==> flow/design.v <==
`timescale 1ns / 1ps
module votingmachine(
    input reset,
    input clk,
    input mode,
    input button1,
    input button2,
    input button3,
    input button4,
    output [7:0] leds
);
    wire any_valid_vote;
    wire valid_vote1;
    wire valid_vote2;
    wire valid_vote3;
    wire valid_vote4;
    wire [7:0] candidate1;
    wire [7:0] candidate2;
    wire [7:0] candidate3;
    wire [7:0] candidate4;
    buttonControl bc1(reset,clk,button1,valid_vote1); 
    buttonControl bc2(reset,clk,button2,valid_vote2); 
    buttonControl bc3(reset,clk,button3,valid_vote3); 
    buttonControl bc4(reset,clk,button4,valid_vote4); 
    assign any_valid_vote=valid_vote1|valid_vote2|valid_vote3|valid_vote4;
    vote_logger candidates_register(reset,clk,mode,valid_vote1,valid_vote2,valid_vote3,valid_vote4,candidate1,candidate2,candidate3,candidate4);
    modeControl mC(reset,clk,mode,any_valid_vote,valid_vote1,valid_vote2,valid_vote3,valid_vote4,candidate1,candidate2,candidate3,candidate4,leds);
endmodule
module buttonControl(
    input reset,
    input clk,
    input button,
    output reg valid_vote
    );
    reg [30:0] counter;
    always@(posedge clk or posedge reset) begin
        if(reset) counter=0;
        else if(button & counter<11)
            counter=counter+1;
        else if(!button) counter=0;
    end 
    always@(posedge clk or posedge reset) begin
        if(reset) valid_vote=0;
        else begin
            if(counter==10) valid_vote=1;
            else valid_vote=0;
        end
    end
endmodule
module vote_logger(
    input reset,
    input clk,
    input mode,
    input valid_vote1,
    input valid_vote2,
    input valid_vote3,
    input valid_vote4,
    output reg [7:0] candidate1,
    output reg [7:0] candidate2,
    output reg [7:0] candidate3,
    output reg [7:0] candidate4
);
    always@(posedge clk or posedge reset) begin
        if(reset) begin
            candidate1=0;
            candidate2=0;
            candidate3=0;
            candidate4=0;
        end
        else if(mode==0) begin
            if(valid_vote1) candidate1=candidate1+1;
            else if(valid_vote2) candidate2=candidate2+1;
            else if(valid_vote3) candidate3=candidate3+1;
            else if(valid_vote4) candidate4=candidate4+1;
        end
    end
endmodule
module modeControl(
    input reset,
    input clk,
    input mode,
    input any_valid_vote,
    input valid_vote1,
    input valid_vote2,
    input valid_vote3,
    input valid_vote4,
    input [7:0] candidate1,
    input [7:0] candidate2,
    input [7:0] candidate3,
    input [7:0] candidate4,
    output reg [7:0] leds
);
    always@(posedge clk or posedge reset) begin
        if(reset) leds=0;
        else if(mode==0 & any_valid_vote) leds=8'hFF;
        else if(mode==0 & !any_valid_vote) leds=8'h00;
        else if(mode==1) begin
            if(valid_vote1) leds=candidate1;
            else if(valid_vote2) leds=candidate2;
            else if(valid_vote3) leds=candidate3;
            else if(valid_vote4) leds=candidate4;
            else leds=0;
        end            
    end
endmodule
# Reports on votingmachine
# What the tools print for votingmachine, step after step.
# Line numbers count from 1 in the design file above.
# Operators carry their Yosys type and port widths (W data, S select, Z words).
# Library cell names are shortened.
# A cell with n/a has no value.
# inputs
top_module	votingmachine
clk_port	clk
library	sky130hd
pvt_corner	tt_025C_1v80

# Elaborated design
# Yosys after proc, flatten, opt, wreduce and memory -nomap, before mapping. Memory bits, and registers merged into a memory's read port (data or address), are not among the register bits. Print and check cells are not counted. Equal cells are merged and count once.
# bits
ff_bits	168
elab_cells	71
# op_classes
addsub	8
compare	4
n_eq	8
muxes	19
n_logic	13
reduce_and_logical	6
# ops
op	n
$mux W31	8
$add A31 B1 Y31 const B	4
$lt A31 B4 Y1 const B	4
$eq A31 B4 Y1 const B	4
$mux W8	7
$add A8 B1 Y8 const B	4
$ne A2 B1 Y1 const B	4
$and A1 B1 Y1	6
$reduce_and A5 Y1	1
$not A1 Y1	4
$reduce_and A4 Y1	1
$mux W1	4
$or A1 B1 Y1	3
$reduce_and A3 Y1	1
$reduce_bool A3 Y1	1
$reduce_and A2 Y1	1
$logic_not A1 Y1	1

# Longest topological paths
# Depth = most cells in a row (Yosys ltp): at word level without a register or memory, in the mapped netlist without a sequential cell, where the memories' decode and read muxes count.
# logic_depth
ltp_word	7
ABC_AREA	0
ltp_mapped	6
mapped_depth_nobuf	4

# Netlist
# Source: synth_stat.txt of the flow (Yosys; design flattened, memories mapped). It holds for the ABC_AREA given above (unset counts as 0); a run with the other value may have another netlist.
# by_type
cell	n	area_total_um2
dfrtp_1	168	4.2E+03
and2_1	109	681.904
nor4_1	28	175.168
xnor2_1	19	166.41
ha_1	12	150.144
nand2_1	38	142.637
mux2i_1	13	130.125
xor2_1	9	78.826
nand3_1	15	75.072
a221oi_1	7	61.309
nor3_1	12	60.058
clkbuf_1	15	56.304
a21oi_1	11	55.053
and4_1	6	52.55
nand3b_1	7	52.55
nand2b_1	8	50.048
nand4_1	8	50.048
mux2_2	4	45.043
# Not listed: further types 17, cells in them 44.
# mapped
mapped_cells	533
yosys_area_um2	6605.1
seqArea_um2	4204.0
flip_flops	168
buf_cells	19
# By module: a second synthesis without flattening, with its own total; a netlist apart from the flattened one above.
# hier_totals
cells_unflattened	537
area_unflattened_um2	6937.9
# Each row is one instance without its submodules.
# by_module
mod	instances	cells	mod_area_um2	seq_area_um2
buttonControl	4	93	1243.7	800.8
vote_logger	1	120	1441.4	800.8
modeControl	1	44	514.2	200.2
votingmachine	1	1	7.5	0.0

# Path before layout
# Path of least setup slack by OpenSTA after synthesis, without wires, with an ideal clock, recovery checks aside; 20% of the period is set as input and as output delay. Where synthesis merged equal registers, the netlist keeps one of their names.
# synth_path
kind	flip-flop to flip-flop
startpoint	register bc1.counter[15]
endpoint	register bc1.counter[2]
tclk_ns	1.44
t_first_pin_ns	0.000
arrival_time_ns	1.362
setup_slack_ns	-0.001
delay_ns	1.441
driving_pins	5
n_path_buf	0
synth_period_reached_ns	1.441
# "delay_ns" = arrival - input delay + setup time.
# "driving_pins": output pins that drive a net of the path, with the launching flip-flop's if there is one; two outputs of one cell count as two.
# "synth_period_reached_ns" = period - worst setup slack (recovery checks aside). The figure is calculated, with input and output delays left at 20% of the set period.
# The rows between start and end are the longest chain of elaborated cells between them; the timing report does not say that the signal goes this way. Where chains are equally long, one stands for them.
# Each line given opens the expression or statement behind the cell; cells for indexed reads and writes are added by Yosys, which also makes memories of some case tables.
# At most two assigning lines are given for a register; there are more.
# synth_via
cell_sequence	dfrtp_1 nor4_1 nand4_1 nor4b_1 mux2i_1
elab_chain_len	3
cone_cells	4
cone_classes	1 x compare; 1 x eq/ne; 1 x mux; 1 x logic
# synth_rtl
element	line_no	source
start, declared	35	reg [30:0] counter;
start, assigned	37	if(reset) counter=0;
start, assigned	39	counter=counter+1;
$lt A31 B4 Y1	38	else if(button & counter<11)
$and A1 B1 Y1	38
$mux W31	38
end, assigned	37
end, assigned	39
end, declared	35

# Path in the finished layout
# Path of least setup slack in the final report of run 1 (OpenROAD, finished layout, wires in). Where an end is a register, its clock arrival counts in the times.
# layout_path
kind	flip-flop to flip-flop
startpoint	register bc4.counter[30]
endpoint	register bc4.counter[2]
tclk_ns	1.6
t_first_pin_ns	0.42
arrival_time_ns	1.98
setup_slack_ns	-0.02
driving_pins	6
n_path_buf	1
# The rows between start and end are the longest chain of elaborated cells between them; the timing report does not say that the signal goes this way. Where chains are equally long, one stands for them.
# At most two assigning lines are given for a register; there are more.
# layout_via
cell_sequence	dfrtp_1 nor4_1 buf_4 nand4_1 nor4b_4 mux2i_1
elab_chain_len	3
cone_cells	4
cone_classes	1 x compare; 1 x eq/ne; 1 x mux; 1 x logic
# layout_rtl
element	line_no	source
start, declared	35	reg [30:0] counter;
start, assigned	37	if(reset) counter=0;
start, assigned	39	counter=counter+1;
$lt A31 B4 Y1	38	else if(button & counter<11)
$and A1 B1 Y1	38
$mux W31	38
end, assigned	37
end, assigned	39
end, declared	35

# Settings and measured results of 2 stored flow runs for module votingmachine (sky130hd), not sorted in any way. The constraints put input and output delay at 20% of the set period each and load the outputs with 0.01 pF.
# "achieved_clock_period_ns" means the clock period less the worst setup slack. The figure is calculated, with input and output delays left at 20% of the set period.
# "worst_path_allowed_less_slack_ns" is the time allowed to the run's worst setup path (the clock period less input and output delay, where it has them) less its slack. Clock arrival times count: a late capture clock shortens it, a late launch clock lengthens it.
# "final_power_w" rests on the timing tool's default activity at the inputs, not on a simulated workload.
# Settings: - = not set for that run.
run	period_ns	CORE_UTILIZATION	PLACE_DENSITY_LB_ADDON	HOLD_SLACK_MARGIN	CORE_ASPECT_RATIO	TNS_END_PERCENT	ABC_AREA	GPL_TIMING_DRIVEN	GPL_ROUTABILITY_DRIVEN	CTS_CLUSTER_DIAMETER	MIN_ROUTING_LAYER	CAP_MARGIN	CORE_MARGIN	SLEW_MARGIN	PLACE_DENSITY	CELL_PAD_IN_SITES_DETAIL_PLACEMENT	CTS_CLUSTER_SIZE	synth_area_um2	total_die_area_um2	finish.stdcell_area_um2	finish.utilization_frac	timing.setup.ws_ns	final_power_w	achieved_clock_period_ns	worst_path_allowed_less_slack_ns	worst_setup_path_type
run 1	1.6	30	0.07	-0.06	1.78	75	0	1	0	378	met2	20	2	20	-	-	-	6605.1	23269.4	8398.0	0.387	-0.021	0.008708	1.621	1.62	flip-flop to flip-flop
run 2	1.47	15	-	-	-	-	-	0	0	-	met1	5	2	20	0.81	0	12	6605.1	45727.5	8824.7	0.204	-0.173	0.009269	1.643	1.64	flip-flop to flip-flop
